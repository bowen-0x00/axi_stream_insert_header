==> flow/design.v <==
module axi_stream_insert_header #(
    parameter                               DATA_WD = 32,
    parameter                               DATA_BYTE_WD    = DATA_WD / 8,
    parameter                               BYTE_CNT_WD = $clog2(DATA_BYTE_WD)
) (
    input                                   clk ,
    input                                   rst_n,
    input                                   valid_in,
    input       [DATA_WD-1 : 0]             data_in,
    input       [DATA_BYTE_WD-1 : 0]        keep_in,
    input                                   last_in,
    output                                  ready_in,
    output                                  valid_out,
    output      [DATA_WD-1 : 0]             data_out,
    output      [DATA_BYTE_WD-1 : 0]        keep_out,
    output                                  last_out,
    input                                   ready_out,
    input                                   valid_insert,
    input       [DATA_WD-1 : 0]             data_insert,
    input       [DATA_BYTE_WD-1 : 0]        keep_insert,
    input       [BYTE_CNT_WD-1 : 0]         byte_insert_cnt,
    output                                  ready_insert    
);
    reg        [DATA_WD-1 : 0]              last_data_r;
    reg                                     header_valid_r;
    reg        [DATA_BYTE_WD-1 : 0]         last_keep_r;
    reg        [BYTE_CNT_WD-1 : 0]          header_byte_cnt_r;
    reg                                     data_valid_r;
    wire       [DATA_WD*2-1:0]              data_extended;         
    wire       [DATA_WD*2-1:0]              data_aligned;                          
    wire       [DATA_BYTE_WD*2-1:0]         keep_extended;
    wire       [DATA_BYTE_WD*2-1:0]         keep_aligned;
    wire                                    header_handshake;
    wire                                    not_finish;
    reg                                     data_last_in_r;
    reg                                     header_handshake_r;
    assign      ready_insert     = (!header_valid_r || last_out) && ready_out; 
    assign      header_handshake = valid_insert && ready_insert;
    always @(posedge clk or negedge rst_n) begin
        if (!rst_n)
            header_valid_r <= 0;
        else begin
            if (last_in && ready_out) header_valid_r <= 0;
            else if (ready_insert)
                header_valid_r <= valid_insert;
        end
    end
    always @(posedge clk or negedge rst_n) begin
        if (!rst_n) begin
            header_byte_cnt_r <= 0;
            last_data_r <= 0;
            last_keep_r <= 0;
        end
        else begin
            if (header_handshake) begin
                header_byte_cnt_r <= byte_insert_cnt;
                last_data_r <= data_insert;
                last_keep_r <= keep_insert;
            end
            else if ((valid_in || last_out) && ready_out) begin  
                last_data_r <= header_valid_r ? data_in : 0;
                last_keep_r <= header_valid_r ? keep_in : 0;    
            end
        end
    end
    assign      ready_in = header_valid_r && ready_out;
    always @(posedge clk or negedge rst_n) begin
        if (!rst_n) data_valid_r <= 0;
        else begin
            if (ready_in)
                data_valid_r <= valid_in;
            else if (!ready_in & last_out & ready_out)
                data_valid_r <= header_valid_r;
        end
    end
    always @(posedge clk or negedge rst_n) begin
        if (!rst_n) data_last_in_r <= 0;
        else begin
            if (ready_out)
                data_last_in_r <= last_in;
        end
    end
    always @(posedge clk or negedge rst_n) begin
        if (!rst_n) header_handshake_r <= 0;
        else begin
            header_handshake_r <= header_handshake;
        end
    end
    assign not_finish       = |keep_aligned[DATA_BYTE_WD-1:0];
    assign data_extended[DATA_WD*2-1:0] = {last_data_r, header_valid_r ? data_in : {DATA_WD{1'b0}}};
    assign keep_extended[DATA_BYTE_WD*2-1:0] = {last_keep_r, header_valid_r ? keep_in : {DATA_BYTE_WD{1'b0}}};
    wire    [BYTE_CNT_WD+3:0]     empty_byte_cnt_bit;
    wire    [BYTE_CNT_WD:0]       header_byte_cnt = header_byte_cnt_r + 1;
    wire    [BYTE_CNT_WD:0]       empty_byte_cnt_r = DATA_BYTE_WD - header_byte_cnt;
    assign empty_byte_cnt_bit = empty_byte_cnt_r << 3;
    assign data_aligned = data_extended << empty_byte_cnt_bit;
    assign data_out     = data_aligned[DATA_WD*2-1:DATA_WD]; 
    assign keep_aligned = keep_extended[DATA_BYTE_WD*2-1:0] << empty_byte_cnt_r;
    assign keep_out     = keep_aligned[DATA_BYTE_WD*2-1:DATA_BYTE_WD]; 
    assign valid_out    = empty_byte_cnt_r != 0 ? (header_valid_r & valid_in) | last_out & ready_out : (header_valid_r | data_last_in_r) & data_valid_r | header_handshake_r;
    assign last_out     = |keep_aligned[DATA_BYTE_WD*2-1:DATA_BYTE_WD] && !not_finish;
endmodule
==> Tool chain data of axi_stream_insert_header <==
Tool output for the design above, in the order of the flow.
Line numbers count from 1 in the design file above.
Operators: Yosys type, input widths -> output width; for muxes data width and select width s.
Cell names lack the library's common part.
{ "design": {"top_module": "axi_stream_insert_header", "clock": "clk", "lib": "sky130hd", "corner": "tt_025C_1v80"} }

==> Elaborated design <==
Counts by Yosys on the flattened word-level netlist (proc, flatten, opt, wreduce; memories kept). Register bits leave out memories and registers merged into their read ports (data or address). Print and check cells are left out.
{ "bits": {"out_inout_bits": 40, "latchBits": 0, "memories": 0, "clocked_rd_ports_x_width": 0, "ram_bits": 0, "register_bits": 42, "in_bits": 80, "rom_bits": 0, "wordCells": 48} }
{ "op_classes": {"compare": 0, "n_addsub": 2, "reduce_logical": 17, "div": 0, "shift": 2, "eq_ne": 0, "n_mul": 0, "muxes": 12, "logic": 8} }
{ "ops": {"columns": ["cell", "count"], "rows": [
  ["$mux 32", 3],
  ["$shl 64x6->64", 1],
  ["$mux 4", 4],
  ["$reduce_or 4->1", 2],
  ["$shl 8x3->8", 1],
  ["$logic_and 1x1->1", 6],
  ["$reduce_bool 2->1", 3],
  ["$and 1x1->1", 5],
  ["$mux 1", 5],
  ["$or 1x1->1", 3],
  ["$logic_not 1->1", 3],
  ["$add 2x1->3 const B", 1],
  ["$sub 3x3->3 const A", 1],
  ["$reduce_bool 3->1", 1],
  ["$logic_or 1x1->1", 2]
]} }

==> Longest topological paths <==
Depth = most cells in a row (Yosys ltp): at word level without a register or memory, in the mapped netlist without a sequential cell, where the memories' decode and read muxes count.
{ "depth": {"ltp_word": 10, "ABC_AREA": 0, "ltp_mapped": 10, "depth_no_buf": 7} }

==> Netlist <==
Source: synth_stat.txt of the flow (Yosys; design flattened, memories mapped). It holds for the ABC_AREA given above (unset counts as 0); a run with the other value may have another netlist.
Totals and module areas in this step are rounded.
{ "by_type": {"columns": ["cell", "count"], "rows": [
  ["dfrtp_1", 42],
  ["mux2i_1", 42],
  ["a221oi_2", 25],
  ["nor2_1", 74],
  ["nand2_1", 42],
  ["mux2_2", 9],
  ["o21ai_0", 19],
  ["a21oi_1", 17],
  ["o21a_1", 8],
  ["buf_6", 5],
  ["a22o_1", 6],
  ["buf_2", 8],
  ["a31oi_1", 6],
  ["buf_4", 5],
  ["clkbuf_1", 10],
  ["and2_1", 4],
  ["a211oi_4", 1],
  ["a221o_1", 2]
]} }
Not listed: further types 26, cells in them 43.
{ "mapped": {"seq_area_um2": 1051, "flip_flops": 42, "area_um2": 3242, "cells": 368, "buf_cells": 33} }

==> Timing after synthesis <==
Source: OpenSTA report_checks on the synthesized netlist (no wires, ideal clock, input and output delay 20% of the period each), path of least setup slack; recovery checks are left aside. Register names are those of the netlist, which keeps one name where synthesis merged equal registers.
{ "synth_path": {"kind": "reg-to-output", "start": "register header_valid_r", "end": "output port valid_out", "clock_period_ns": 2.35, "slack_ns": -0.014, "required_ns": 1.880, "stages": 9, "delay_ns": 1.894, "launch_ns": 0.000, "arrival_ns": 1.894, "period_less_setup_slack_ns": 2.364} }
"delay_ns" is the arrival time less input delay plus setup time.
A path that ends at an output port has no setup time.
"stages" counts driving pins, that of a launching flip-flop among them; a cell with two outputs on the path counts twice.
"period_less_setup_slack_ns" is the clock period less the worst setup slack; recovery checks do not enter. This is arithmetic on one report: input and output delays are still those of the set period (20% each).
Between the ends stands the longest chain of elaborated cells between them, by number of cells; it is not shown to be the way that was timed. Of several equally long chains one is given.
A line is the first line of the expression or statement that the cell stems from. Yosys adds cells for indexed reads and writes and turns some case tables into memories.
A register here has more assigning lines than the two given.
{ "synth_between": {"path_cell_list": "dfrtp_1 -> buf_6 -> nor2b_1 -> buf_2 -> a221o_1 -> a21oi_1 -> a21oi_1 -> a222oi_1 -> a21oi_1", "elab_chain_len": 8, "cells_between": 13} }
{ "synth_rtl": {"columns": ["element", "line_no", "rtl"], "rows": [
  ["from (decl)", 25, "reg                                     header_valid_r;"],
  ["from (assign)", 41, "header_valid_r <= 0;"],
  ["from (assign)", 45, "header_valid_r <= valid_insert;"],
  ["$mux 4", 91, "assign keep_extended[DATA_BYTE_WD*2-1:0] = {last_keep_r, header_valid_r ? keep_in : {DATA_BYTE_WD{1'b0}}};"],
  ["$shl 8x3->8", 98, "assign keep_aligned = keep_extended[DATA_BYTE_WD*2-1:0] << empty_byte_cnt_r;"],
  ["$reduce_or 4->1", 89, "assign not_finish       = |keep_aligned[DATA_BYTE_WD-1:0];"],
  ["$logic_not 1->1", 101, "assign last_out     = |keep_aligned[DATA_BYTE_WD*2-1:DATA_BYTE_WD] && !not_finish;"],
  ["$logic_and 1x1->1", 101, null],
  ["$and 1x1->1", 100, "assign valid_out    = empty_byte_cnt_r != 0 ? (header_valid_r & valid_in) | last_out & ready_out : (header_val ..."],
  ["$or 1x1->1", 100, null],
  ["$mux 1", 100, null],
  ["to (decl)", 13, "output                                  valid_out,"]
]} }
Some nets on the timed path still bear RTL names; the line given drives or declares the net.
{ "synth_named_nets": {"columns": ["net", "line_no"], "rows": [
  ["last_out", 101]
]} }

==> Timing after layout <==
From the final timing report of record 1: the path of least setup slack in the routed layout; clock arrival at registers is part of the times.
{ "layout_path": {"kind": "reg-to-output", "start": "register header_byte_cnt_r[0]", "end": "output port ready_insert", "launch_ns": 0.30, "slack_ns": 0.06, "arrival_ns": 2.21, "stages": 9, "required_ns": 2.27, "clock_period_ns": 2.84} }
Between the ends stands the longest chain of elaborated cells between them, by number of cells; it is not shown to be the way that was timed. Of several equally long chains one is given.
{ "layout_between": {"path_cell_list": "dfrtp_2 -> buf_4 -> nand2b_1 -> a31oi_1 -> a21oi_4 -> a21oi_2 -> buf_4 -> o21a_1 -> clkdlybuf4s15_2", "elab_chain_len": 8, "cells_between": 9} }
{ "layout_rtl": {"columns": ["element", "line_no", "rtl"], "rows": [
  ["from (decl)", 27, "reg        [BYTE_CNT_WD-1 : 0]          header_byte_cnt_r;"],
  ["from (assign)", 50, "header_byte_cnt_r <= 0;"],
  ["from (assign)", 56, "header_byte_cnt_r <= byte_insert_cnt;"],
  ["$add 2x1->3", 93, "wire    [BYTE_CNT_WD:0]       header_byte_cnt = header_byte_cnt_r + 1;"],
  ["$sub 3x3->3", 94, "wire    [BYTE_CNT_WD:0]       empty_byte_cnt_r = DATA_BYTE_WD - header_byte_cnt;"],
  ["$shl 8x3->8", 98, "assign keep_aligned = keep_extended[DATA_BYTE_WD*2-1:0] << empty_byte_cnt_r;"],
  ["$reduce_or 4->1", 89, "assign not_finish       = |keep_aligned[DATA_BYTE_WD-1:0];"],
  ["$logic_not 1->1", 101, "assign last_out     = |keep_aligned[DATA_BYTE_WD*2-1:DATA_BYTE_WD] && !not_finish;"],
  ["$logic_and 1x1->1", 101, null],
  ["$logic_or 1x1->1", 37, "assign      ready_insert     = (!header_valid_r || last_out) && ready_out;"],
  ["$logic_and 1x1->1", 37, null],
  ["to (decl)", 22, "output                                  ready_insert"]
]} }

# Flow runs of axi_stream_insert_header

Top module axi_stream_insert_header; platform sky130hd; tools Yosys and OpenROAD; 2 stored runs in no particular order. Input and output delays are each 20% of the period that was set; the output load is 0.01 pF.
"period_reached_ns" means the clock period less the worst setup slack. The figure is calculated, with input and output delays left at 20% of the set period.
"timing.worst_path_ns" = time allowed to the worst setup path (clock period - input delay - output delay, where it has them) - its slack; a late launch clock adds to it, a late capture clock takes from it.
Values from the reports are rounded here.
[
  {
    "run": "record 1",
    "settings": { "period_ns": 2.84, "CAP_MARGIN": 20, "CORE_MARGIN": 2, "CORE_UTILIZATION": 40, "SLEW_MARGIN": 20 },
    "results": { "final_die_area_um2": 8841, "synth_chip_area_um2": 3242, "period_reached_ns": 2.781, "timing.worst_path_ns": 2.21, "critical_path_type": "reg-to-output", "setupTns_ns": 0.000, "final_setup_ws_ns": 0.059, "cell_area_final_um2": 4790 }
  },
  {
    "run": "record 2",
    "settings": { "period_ns": 2.26, "CORE_UTILIZATION": 72, "SETUP_SLACK_MARGIN": 0.33, "PLACE_DENSITY_LB_ADDON": 0.09, "CORE_ASPECT_RATIO": 0.77, "CORE_MARGIN": 6, "GPL_ROUTABILITY_DRIVEN": 0, "CTS_CLUSTER_SIZE": 11, "MIN_ROUTING_LAYER": "met1", "CAP_MARGIN": 20, "SLEW_MARGIN": 20 },
    "outcome": "not finished: placement ended with error FLW-0024"
  }
]
